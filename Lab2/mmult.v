==> flow/design.v <==
`timescale 1ns / 1ps
module mmult(
  input  clk,                  
  input  reset_n,              
  input  enable,               
  input  [0:9*8-1] A_mat,      
  input  [0:9*8-1] B_mat,      
  output valid,                
  output reg [0:9*17-1] C_mat  
);
    reg [7:0] A [0:2][0:2];
    reg [7:0] B [0:2][0:2];
    reg [15:0] C [0:2][0:2];
    reg [3:0] count;
    integer i,j,k;
    reg rdy = 0;
    always @ (posedge clk)
    begin
        if(!reset_n)
            count = 3'b100;
        else if(enable && (count == 0))
            count = 0;
        else if(enable)
            count = count - 1;
        else
            ;
    end
    always @ (posedge clk)
    begin
        if(!reset_n)
        begin
            {A[0][0],A[0][1],A[0][2],A[1][0],A[1][1],A[1][2],A[2][0],A[2][1],A[2][2]} = A_mat;
            {B[0][0],B[0][1],B[0][2],B[1][0],B[1][1],B[1][2],B[2][0],B[2][1],B[2][2]} = B_mat;
            {C[0][0],C[0][1],C[0][2],C[1][0],C[1][1],C[1][2],C[2][0],C[2][1],C[2][2]} = 144'b0;
        end
    end
   always @ (posedge clk)
   begin
        if(enable)
        begin
           if(count == 3)
           begin
               for(i = 0;i < 3;i = i + 1)
               begin
                    for(j = 0;j < 3;j = j + 1)
                    begin    
                            C[i][j] = C[i][j] + (A[i][0] * B[0][j]);
                    end
               end
          end
          else if(count == 2)
          begin
                 for(i = 0;i < 3;i = i + 1)
                 begin
                      for(j = 0;j < 3;j = j + 1)
                      begin    
                              C[i][j] = C[i][j] + (A[i][1] * B[1][j]);
                      end
                 end
           end
           else if(count == 1)
           begin
                for(i = 0;i < 3;i = i + 1)
                begin
                     for(j = 0;j < 3;j = j + 1)
                     begin    
                             C[i][j] = C[i][j] + (A[i][2] * B[2][j]);
                     end
                end
                rdy = 1;
            end
            else
                ;
           C_mat = {1'b0,C[0][0],1'b0,C[0][1],1'b0,C[0][2],1'b0,C[1][0],1'b0,C[1][1],1'b0,C[1][2],1'b0,C[2][0],1'b0,C[2][1],1'b0,C[2][2]};
       end         
    end
    assign valid = rdy;
endmodule
**Reports on mmult**

What the tools print for mmult, step after step.
Lines are those of the file above, counted from 1.
The mark - stands for no value.

- Design top: mmult
- Clock port: clk
- Library: sky130hd
- Corner: tt_025C_1v80

**Elaborated design**

Yosys after proc, flatten, opt, wreduce and memory -nomap, before mapping. Print and check cells are not counted. Equal cells are merged and count once.

- $add $sub $neg: 1
- Multipliers: 27
- Equal/unequal tests: 3
- Muxes and demuxes: 29
- Bitwise operators: 3
- Reduce/logical cells: 5

Operators with widths:

| operator | count |
|---|---|
| 8-bit by 8-bit multiplier with 16-bit output | 27 |
| 16-bit 2-to-1 mux | 27 |
| 4-bit by 2-bit == test with 1-bit output (second input constant) | 2 |
| 3-bit 2-to-1 mux | 2 |
| 4-bit by 1-bit subtractor with 4-bit output (second input constant) | 1 |
| 4-bit by 1-bit == test with 1-bit output (second input constant) | 1 |
| 4-bit zero test | 1 |
| 4-bit AND reduction | 1 |
| 1-bit inverter | 3 |
| 2-bit nonzero test | 1 |
| 2-bit OR reduction | 1 |
| 1-bit logical AND | 1 |

- Flip-flop bits (word level): 293
- Bits of input ports: 147
- Output and inout port bits: 154
- Cells after elaboration: 90

**Logic depth**

Longest topological path by Yosys (ltp), each cell counted once; first at word level (registers and memories cut), then after technology mapping (sequential cells cut; the memories' decode and read muxes count).

- Word-level depth: 4
- ABC_AREA: 1
- Mapped depth: 23
- Depth with buffers taken out: 22

**Netlist**

Yosys stat after the flow's synthesis: flattened, memories mapped to cells. It holds for the ABC_AREA given above (unset counts as 0); a run with the other value may have another netlist.

Cell types:

| cell type | count | area in all (um^2) |
|---|---|---|
| sky130_fd_sc_hd__fa_1 | 972 | 1.95E+04 |
| sky130_fd_sc_hd__inv_1 | 3336 | 1.25E+04 |
| sky130_fd_sc_hd__ha_1 | 976 | 1.22E+04 |
| sky130_fd_sc_hd__nand2_1 | 3223 | 1.21E+04 |
| sky130_fd_sc_hd__edfxtp_1 | 289 | 8.68E+03 |
| sky130_fd_sc_hd__nand3_1 | 458 | 2.29E+03 |
| sky130_fd_sc_hd__a21oi_1 | 253 | 1.27E+03 |
| sky130_fd_sc_hd__clkbuf_1 | 302 | 1.13E+03 |
| sky130_fd_sc_hd__nor2_1 | 296 | 1.11E+03 |
| sky130_fd_sc_hd__o21ai_0 | 160 | 800.768 |
| sky130_fd_sc_hd__nand4_1 | 116 | 725.696 |
| sky130_fd_sc_hd__xnor2_1 | 60 | 525.504 |
| sky130_fd_sc_hd__xor2_1 | 45 | 394.128 |
| sky130_fd_sc_hd__a31oi_1 | 59 | 369.104 |
| sky130_fd_sc_hd__buf_4 | 19 | 142.637 |
| sky130_fd_sc_hd__buf_2 | 27 | 135.13 |
| sky130_fd_sc_hd__nor3_1 | 20 | 100.096 |
| sky130_fd_sc_hd__dfxtp_1 | 4 | 80.077 |

Other cell types: 22; their cells: 92.

- Mapped cells: 10707
- Synthesis area: 74671.6 um^2
- Sequential area: 8758.4 um^2
- Flip-flop cells: 293
- Buffer cells: 356

**Worst setup path after synthesis**

OpenSTA on the mapped netlist: ideal clock, no wires. The path of least setup slack (recovery checks aside). Input and output delay are each 20% of the period. Register names are those of the netlist, which keeps one name where synthesis merged equal registers.

- Kind: in2reg
- Start point: input port reset_n
- End point: register A
- Clock period: 6250 ps
- External input delay: 1250 ps
- Library setup time: 496 ps
- Time at the first pin: 1250 ps
- Arrival time: 4029 ps
- Data required time: 5754 ps
- Setup slack: 1725 ps
- Delay of the path: 3275 ps
- Stages: 1
- Buffers on the path: 0
- Period reached after synthesis: 4525 ps

"delay of the path" is the arrival time less input delay plus setup time.
"stages": output pins that drive a net of the path, with the launching flip-flop's if there is one; two outputs of one cell count as two.
"period reached after synthesis" = period - worst setup slack (recovery checks aside). The figure is calculated, with input and output delays left at 20% of the set period.
Where an end lacks its bit number, it is one bit of the signal, or one of the new flip-flops if synthesis recoded a state register.

- Cells stage by stage: sky130_fd_sc_hd__inv_1
- Cells in the longest elaborated chain: 0
- Elaborated cells between the ends (all ways): 0
- Source lines of those cells: 0

RTL lines, path after synthesis:

| what | RTL line | source |
|---|---|---|
| from (decl) | 4 | `input  reset_n,` |
| to (decl) | 11 | `reg [7:0] A [0:2][0:2];` |

**Timing after layout**

Path of least setup slack in the final report of run 2 (OpenROAD, finished layout, wires in). Where an end is a register, its clock arrival counts in the times.
The path's times are printed in steps of 10 ps; the period is the one set.

- Kind: reg2reg
- Start point: register B
- End point: register C_mat[125]
- Clock period: 4070 ps
- Library setup time: 240 ps
- Time at the first pin: 720 ps
- Arrival time: 5070 ps
- Data required time: 4560 ps
- Setup slack: -500 ps
- Stages: 24
- Buffers on the path: 3

Where an end lacks its bit number, it is one bit of the signal, or one of the new flip-flops if synthesis recoded a state register.
Between the ends stands the longest chain of elaborated cells between them, by number of cells; it is not shown to be the way that was timed. Of several equally long chains one is given.
Each line given opens the expression or statement behind the cell; cells for indexed reads and writes are added by Yosys, which also makes memories of some case tables.

- Cells stage by stage: sky130_fd_sc_hd__edfxtp_1 > sky130_fd_sc_hd__buf_12 > sky130_fd_sc_hd__buf_4 > sky130_fd_sc_hd__nand2_1 > sky130_fd_sc_hd__fa_1 > sky130_fd_sc_hd__fa_1 > sky130_fd_sc_hd__inv_1 > sky130_fd_sc_hd__fa_1 > sky130_fd_sc_hd__inv_1 > sky130_fd_sc_hd__fa_1 > sky130_fd_sc_hd__inv_2 > sky130_fd_sc_hd__ha_4 > sky130_fd_sc_hd__nand2_1 > sky130_fd_sc_hd__nand2_1 > sky130_fd_sc_hd__nand2_1 > sky130_fd_sc_hd__nand2_1 > sky130_fd_sc_hd__inv_1 > sky130_fd_sc_hd__nand2_1 > sky130_fd_sc_hd__a21oi_1 > sky130_fd_sc_hd__o21ai_0 > sky130_fd_sc_hd__nand2_2 > sky130_fd_sc_hd__buf_6 > sky130_fd_sc_hd__nand2_4 > sky130_fd_sc_hd__nand2_1
- Cells in the longest elaborated chain: 4
- Elaborated cells between the ends (all ways): 4
- Source lines of those cells: 4
- Those cells by class: 1 x mul; 3 x mux

RTL lines, path after layout:

| what | RTL line | source |
|---|---|---|
| from (decl) | 12 | `reg [7:0] B [0:2][0:2];` |
| 8-bit by 8-bit multiplier with 16-bit output | 67 | `C[i][j] = C[i][j] + (A[i][2] * B[2][j]);` |
| 16-bit 2-to-1 mux | 61 | `else if(count == 1)` |
| 16-bit 2-to-1 mux | 51 | `else if(count == 2)` |
| 16-bit 2-to-1 mux | 41 | `if(count == 3)` |
| to (assign) | 74 | `C_mat = {1'b0,C[0][0],1'b0,C[0][1],1'b0,C[0][2],1'b0,C[1][0],1'b0,C[1][1],1'b0,C[1][2],1'b0,C[2][0],1'b0,C[2][ ...` |
| to (decl) | 9 | `output reg [0:9*17-1] C_mat` |

Ticket comment

Top module mmult; platform sky130hd; tools Yosys and OpenROAD; 2 stored runs in no particular order. Input and output delays are each 20% of the period that was set; the output load is 0.01 pF.
"period reached" = clock period - worst setup slack. The figure is calculated, with input and output delays left at 20% of the set period.
By "critical path time" is meant the share of the clock period that the worst setup path is allowed (20% is reserved at inputs, 20% at outputs), minus its slack. Clock arrival times at its registers enter into it.
By "total design power" is meant OpenSTA's value without simulated activity: inputs other than the clock are taken to toggle once in ten clock periods, and the tool carries that through the logic.
"critical path time" is known to 10 ps.

### Run 1

Settings: `period_ns=3.77`, `CORE_UTILIZATION=71`, `SETUP_SLACK_MARGIN=0.54`, `PLACE_DENSITY_LB_ADDON=0.2`, `HOLD_SLACK_MARGIN=0.13`, `CORE_MARGIN=7`, `TNS_END_PERCENT=85`, `ABC_AREA=0`, `MAX_ROUTING_LAYER=met4`, `CAP_MARGIN=20`, `SLEW_MARGIN=20`

Not finished: routing ended with error GRT-0232.

### Run 2

Settings: `period_ns=4.07`, `CORE_UTILIZATION=42`, `CORE_MARGIN=8`, `ABC_AREA=1`, `GPL_ROUTABILITY_DRIVEN=1`, `CTS_CLUSTER_DIAMETER=194`, `SLEW_MARGIN=20`, `MIN_ROUTING_LAYER=met2`, `CAP_MARGIN=20`

- Chip area in the Yosys report: 74671.6 um^2
- Die footprint: 191538.0 um^2
- Standard-cell area of the final layout: 100673.0 um^2
- Utilization: 57.0 %
- Setup slack of the worst path: -502 ps
- Post-route setup TNS: -33795 ps
- Worst hold slack: 536 ps
- Total design power: 68.704 mW
- Period reached: 4572 ps
- Critical path time: 4570 ps
- Critical path type: reg2reg
